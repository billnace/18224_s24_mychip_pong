==> flow/design.v <==
`default_nettype none
module Comparator
  #(parameter WIDTH=4)
   (output logic             AeqB,
    input  logic [WIDTH-1:0] A, B);
  MagComp mc(.A,
             .B,
             .AeqB,
             .AltB(),
             .AgtB()
            );
endmodule: Comparator
module MagComp
  #(parameter   WIDTH = 8)
  (output logic             AltB, AeqB, AgtB,
   input  logic [WIDTH-1:0] A, B);
  always_comb
    if ($isunknown(A) || $isunknown(B))
      {AeqB, AltB, AgtB} = 3'bxxx;
    else begin
      AeqB = (A == B);
      AltB = (A <  B);
      AgtB = (A >  B);
    end
endmodule: MagComp
module Adder
  #(parameter WIDTH=8)
  (input  logic [WIDTH-1:0] A, B,
   input  logic             cin,
   output logic [WIDTH-1:0] sum,
   output logic             cout);
  always_comb
    if ($isunknown(A) || $isunknown(B) || $isunknown(cin)) 
      {cout, sum} = 'x;
    else
      {cout, sum} = A + B + cin;
endmodule : Adder
module Subtracter
  #(parameter WIDTH=8)
  (input  logic [WIDTH:0] A, B,
   input  logic           bin,
   output logic [WIDTH:0] diff,
   output logic           bout);
   assign {bout, diff} = A - B - bin;
endmodule : Subtracter
module Multiplexer
  #(parameter WIDTH=8)
  (input  logic [WIDTH-1:0]         I,
   input  logic [$clog2(WIDTH)-1:0] S,
   output logic                     Y);
   always_comb
     if ($isunknown(S))
       Y = 'x;
     else
       Y = I[S];
endmodule : Multiplexer
module Mux2to1
  #(parameter WIDTH = 8)
  (input  logic [WIDTH-1:0] I0, I1,
   input  logic             S,
   output logic [WIDTH-1:0] Y);
  assign Y = (S) ? I1 : I0;
endmodule : Mux2to1
module Decoder
  #(parameter WIDTH=8)
  (input  logic [$clog2(WIDTH)-1:0] I,
   input  logic                     en,
   output logic [WIDTH-1:0]         D);
  always_comb begin
    D = 0;
    if (en)
      D = 1'b1 << I;
  end
endmodule : Decoder
module DFlipFlop
  (input  logic D,
   input  logic preset_L, reset_L, clock,
   output logic Q);
  always_ff @(posedge clock, negedge preset_L, negedge reset_L)
    if ((~preset_L) && (~reset_L))
      Q <= 1'bx;
    else if (~preset_L)
      Q <= 1'b1;
    else if (~reset_L)
      Q <= 1'b0;
    else
      Q <= D;
endmodule : DFlipFlop
module Register
  #(parameter WIDTH=8)
  (input  logic [WIDTH-1:0] D,
   input  logic             en, clear, clock,
   output logic [WIDTH-1:0] Q);
  always_ff @(posedge clock)
    if (en)
      Q <= D;
    else if (clear)
      Q <= 0;
endmodule : Register
module Counter
  #(parameter WIDTH=8)
  (input  logic [WIDTH-1:0] D,
   input  logic             en, clear, load, clock, up,
   output logic [WIDTH-1:0] Q);
  always_ff @(posedge clock)
    if (clear)
      Q <= {WIDTH {1'b0}};
    else if (load)
      Q <= D;
    else if (en)
      if (up)
        Q <= Q + 1'b1;
      else
        Q <= Q - 1'b1;
endmodule : Counter
module ShiftRegister
  #(parameter WIDTH=8)
  (input  logic [WIDTH-1:0] D,
   input  logic             en, left, load, clock,
   output logic [WIDTH-1:0] Q);
  always_ff @(posedge clock)
    if (load)
      Q <= D;
    else if (en)
      if (left)
        Q <= {Q[WIDTH-2:0], 1'b0};
      else
        Q <= {1'b0, Q[WIDTH-1:1]};
endmodule : ShiftRegister
module BarrelShiftRegister
  #(parameter WIDTH=8)
  (input  logic [WIDTH-1:0] D,
   input  logic             en, load, clock,
   input  logic [      1:0] by,
   output logic [WIDTH-1:0] Q);
  logic [WIDTH-1:0] shifted;
  always_comb
    case (by)
      default: shifted = Q;
      2'b01: shifted = {Q[WIDTH-2:0], 1'b0};
      2'b10: shifted = {Q[WIDTH-3:0], 2'b0};
      2'b11: shifted = {Q[WIDTH-4:0], 3'b0};
    endcase
  always_ff @(posedge clock)
    if (load)
        Q <= D;
    else if (en)
        Q <= shifted;
endmodule : BarrelShiftRegister
module CountDownToZero
  #(parameter WIDTH=8)
  (input  logic             clock, load,
   input  logic [WIDTH-1:0] D,
   output logic             done);
  logic [WIDTH-1:0] count;
  Counter #(WIDTH) c(.en(1'b1),
                     .clear(1'b0),
                     .load,
                     .up(1'b0),
                     .D,
                     .Q(count),
                     .clock
                    );
  assign done = (count == {WIDTH {1'b0}});                  
endmodule : CountDownToZero
module OneShot
 #(parameter WIDTH=8)
  (input  logic go, clock, reset,
   output logic shot);
  logic [WIDTH-1:0] D;
  logic load, done;
  assign D = {WIDTH {1'b1}};
  CountDownToZero #(WIDTH) ctdz(.clock,
                                .load,
                                .D,
                                .done
                               );
  enum {INIT, SHOT} state, nextState;
  always_ff @(posedge clock, posedge reset)
    if (reset)
      state <= INIT;
    else
      state <= nextState;
  always_comb
    case (state)
      INIT: nextState = (go) ? SHOT : INIT;
      SHOT: nextState = (done) ? INIT : SHOT;
    endcase
  assign shot = (state == SHOT);
  assign load = (state == INIT) & go;
endmodule : OneShot
module Debouncer
  (input  logic bouncy,
   input  logic CLOCK_50,
   input  logic reset,
   output logic debounced);
  logic go, alarm;
  CountDownToZero #(16) ctdz(.clock(CLOCK_50),
                             .load(go),
                             .D(16'hFFFF),
                             .done(alarm)
                            );
  enum {ZERO, GO_TO_ONE, ONE, GO_TO_ZERO} state, nextState;
  always_ff @(posedge CLOCK_50, posedge reset)
    if (reset)
      state <= ZERO;
    else
      state <= nextState;
  always_comb
    case (state)
      ZERO:       nextState = (bouncy) ? GO_TO_ONE : ZERO;
      GO_TO_ONE:  nextState = (alarm) ? ONE : GO_TO_ONE;
      ONE:        nextState = (bouncy) ? ONE : GO_TO_ZERO;
      GO_TO_ZERO: nextState = (alarm) ? ZERO : GO_TO_ZERO;
    endcase
  always_comb begin
    go = 1'b0;
    case (state)
      ZERO: begin
              debounced = 1'b0;
              go = bouncy;
            end
      GO_TO_ONE: debounced = 1'b1;
      ONE: begin
             debounced = 1'b1;
             go = ~bouncy;
           end
      GO_TO_ZERO: debounced = 1'b0;
      default : {go, debounced} = 2'b00;
    endcase
  end
endmodule : Debouncer
module Synchronizer
  (input  logic clock, asynchronous,
   output logic synchronous);
  logic between;
  DFlipFlop dff1(.d(asynchronous),
                 .q(between),
                 .preset_L(1'b1),
                 .reset_L(1'b1),
                 .q_L(),
                 .clock
                );
  DFlipFlop dff2(.d(between),
                 .q(synchronous),
                 .preset_L(1'b1),
                 .reset_L(1'b1),
                 .q_L(),
                 .clock
                );
endmodule : Synchronizer
From RTL to reports: BarrelShiftRegister
The steps from the RTL of BarrelShiftRegister to its reports follow in flow order.
Line numbers count from 1 in the design file above.
Operators carry their Yosys type and port widths (W data, S select, Z words).
Cell names lack the library's common part.
A cell with - has no value.
- top module: BarrelShiftRegister
- clock: clock
- cell library: sky130hd
- corner: tt_025C_1v80

Word level
Counts by Yosys on the flattened word-level netlist (proc, flatten, opt, wreduce; memories kept). Register bits leave out memories and registers merged into their read ports (data or address). Print and check cells are left out. Cells with the same type and inputs are merged into one.
- equality and inequality tests at 3
- muxes and demuxes: 3
- noted reductions and logical operators: 3
- operators with widths (operator ; number):
    $pmux W8 S3 ; 1
    $mux W8 ; 2
    $eq A2 B2 Y1 const B ; 2
    $reduce_bool A4 Y1 ; 1
    $eq A2 B1 Y1 const B ; 1
    $reduce_and A2 Y1 ; 1
    $reduce_bool A2 Y1 ; 1
- noted flip-flop bits (word level): 8
- output and inout port bits: 8

Logic depth
Depth = most cells in a row (Yosys ltp): at word level without a register or memory, in the mapped netlist without a sequential cell, where the memories' decode and read muxes count.
- word-level depth: 4
- noted ABC_AREA: 1
- noted depth in mapped cells: 8
- noted gate-level depth less buffers: 8

Mapped cells and area
The flow's flattened synthesis, as Yosys stat reports it; memories are mapped. The netlist is that of the ABC_AREA named above (0 if unset); the other value can give another one.
- mapped cells at 73
- synthesis area: 525.5 µm²
- sequential part of the area: 240.2 µm²
- mapped flip-flops at 8
- noted buffers: 1
- cells by type (type ; number ; total area (µm²)):
    edfxtp_1 ; 8 ; 240.23
    nand2_1 ; 49 ; 183.926
    ha_1 ; 3 ; 37.536
    nand3_1 ; 3 ; 15.014
    nor2_4 ; 1 ; 11.261
    inv_1 ; 2 ; 7.507
    inv_2 ; 2 ; 7.507
    nor2_1 ; 2 ; 7.507
    a21oi_1 ; 1 ; 5.005
    buf_2 ; 1 ; 5.005
    o21ai_1 ; 1 ; 5.005

Timing after synthesis
OpenSTA on the mapped netlist: ideal clock, no wires. The path of least setup slack (recovery checks aside). Input and output delay are each 20% of the period. Register names are those of the netlist, which keeps one name where synthesis merged equal registers.
- kind: input to register
- from: input port by[0]
- to: register Q[0]
- period at 1700 ps
- noted input delay: 340 ps
- library setup time: 375 ps
- launch time at the first pin: 340 ps
- arrival at 1109 ps
- noted data required time: 1325 ps
- setup slack: 215 ps
- delay of the path at 1144 ps
- noted driving pins on the path: 3
- synthesis period reached: 1485 ps
"delay of the path" is the arrival time less input delay plus setup time.
"driving pins on the path" counts driving pins, that of a launching flip-flop among them; a cell with two outputs on the path counts twice.
"synthesis period reached" = period - worst setup slack (recovery checks aside). The figure is calculated, with input and output delays left at 20% of the set period.
Between the ends stands the longest chain of elaborated cells between them, by number of cells; it is not shown to be the way that was timed. Of several equally long chains one is given.
Each line given opens the expression or statement behind the cell; cells for indexed reads and writes are added by Yosys, which also makes memories of some case tables.
Only ways into the end's enable, where the timed path ends, are counted here.
- cell sequence: inv_1 > ha_1 > a21oi_1
- cells in the longest elaborated chain: 3
- noted elaborated cells on any way between the ends: 5
- those cells by class: 3 x eq/ne; 2 x reduce/logical
- ends and longest elaborated chain, post-synthesis (element ; RTL line ; source):
    from (decl) ; 134 ; input  logic [      1:0] by,
    $eq A2 B2 Y1 ; 138 ; case (by)
    $reduce_bool A4 Y1 ; - ;
    $reduce_and A2 Y1 ; - ;
    to (assign) ; 146 ; Q <= D;
    to (assign) ; 148 ; Q <= shifted;
    to (decl) ; 135 ; output logic [WIDTH-1:0] Q);

Timing after layout
Path of least setup slack in the final report of flow run A (OpenROAD, finished layout, wires in). Where an end is a register, its clock arrival counts in the times.
The report prints the path's times to 10 ps; the period is as set.
- kind: register to output
- from: register Q[3]
- to: output port Q[3]
- period at 1560 ps
- launch time at the first pin: 250 ps
- arrival at 1210 ps
- noted data required time: 1250 ps
- setup slack: 40 ps
- noted driving pins on the path: 2
- cell sequence: edfxtp_1 > clkdlybuf4s50_1
- cells in the longest elaborated chain: 0
- noted elaborated cells on any way between the ends: 0
- ends and longest elaborated chain, post-layout (element ; RTL line ; source):
    from (decl) ; 135 ; output logic [WIDTH-1:0] Q);
    from (assign) ; 146 ; Q <= D;
    from (assign) ; 148 ; Q <= shifted;
    to (decl) ; 135 ;

Subject: BarrelShiftRegister on sky130hd, stored results

Hello all,

Below are 2 stored runs of the flow (Yosys, OpenROAD; platform sky130hd) on BarrelShiftRegister, each with its settings and what was measured, unordered. Constraints: input delay and output delay 20% of the set period each, output load 0.01 pF.
"worst setup path time": the worst setup path's part of the clock period (all of it between registers, 20% less for each end at a port) less its slack. A launch clock that arrives late makes it longer, a capture clock that arrives late makes it shorter.
"total power of the final layout": no workload was simulated; the value follows from the tool's default switching activity.
"worst setup path time" is given in steps of 10 ps.

Flow run A

==> flow/run.sh <==
#!/bin/bash
# the make line also repeats the synthesis and layout settings of config.mk as NAME=value (left out here)
make -C /OpenROAD-flow-scripts/flow DESIGN_CONFIG=/design/flow/config.mk WORK_HOME=/design/flow/orfs CLKGATE_MAP_FILE= finish
==> flow/config.mk <==
export PLATFORM = sky130hd
export DESIGN_NAME = BarrelShiftRegister
export DESIGN_NICKNAME = BarrelShiftRegister
export VERILOG_FILES = /design/flow/design.v
export SDC_FILE = /design/flow/constraint.sdc
export NUM_CORES = 4
export LEC_CHECK = 0
export ABC_AREA = 1
export CAP_MARGIN = 10
export CORE_MARGIN = 2
export CORE_UTILIZATION = 47
export CTS_CLUSTER_DIAMETER = 394
export CTS_CLUSTER_SIZE = 70
export GPL_TIMING_DRIVEN = 1
export PLACE_DENSITY = 0.54
export SETUP_SLACK_MARGIN = 0.04
export SLEW_MARGIN = 20
export TNS_END_PERCENT = 60
==> flow/constraint.sdc <==
create_clock -name core_clock -period 1.56 [get_ports {clock}]
set_input_delay 0.3120 -clock core_clock [delete_from_list [all_inputs] [get_ports {clock}]]
set_output_delay 0.3120 -clock core_clock [all_outputs]
set_load 0.01 [all_outputs]

Measured in flow run A:
- worst-case hold slack: 646 ps
- final design utilization at 0.789
- standard-cell area of the final layout: 853.3 µm²
- noted the overall die area: 1401.4 µm²
- worst slack on setup checks: 43 ps
- noted the chip area after synthesis (Yosys): 525.5 µm²
- noted the total power of the final layout: 0.0006659 W
- noted the worst setup path time: 1210 ps
- kind of the worst setup path: register to output

Flow run B

==> flow/run.sh <==
#!/bin/bash
# the make line also repeats the synthesis and layout settings of config.mk as NAME=value (left out here)
make -C /OpenROAD-flow-scripts/flow DESIGN_CONFIG=/design/flow/config.mk WORK_HOME=/design/flow/orfs CLKGATE_MAP_FILE= finish
==> flow/config.mk <==
export PLATFORM = sky130hd
export DESIGN_NAME = BarrelShiftRegister
export DESIGN_NICKNAME = BarrelShiftRegister
export VERILOG_FILES = /design/flow/design.v
export SDC_FILE = /design/flow/constraint.sdc
export NUM_CORES = 4
export LEC_CHECK = 0
export CAP_MARGIN = 20
export CORE_ASPECT_RATIO = 1.96
export CORE_MARGIN = 2
export CORE_UTILIZATION = 44
export GPL_ROUTABILITY_DRIVEN = 1
export SETUP_SLACK_MARGIN = 0.02
export SLEW_MARGIN = 20
==> flow/constraint.sdc <==
create_clock -name core_clock -period 0.956 [get_ports {clock}]
set_input_delay 0.1912 -clock core_clock [delete_from_list [all_inputs] [get_ports {clock}]]
set_output_delay 0.1912 -clock core_clock [all_outputs]
set_load 0.01 [all_outputs]

Flow run B: did not finish, floorplanning stopped with PDN-0185.

Thanks
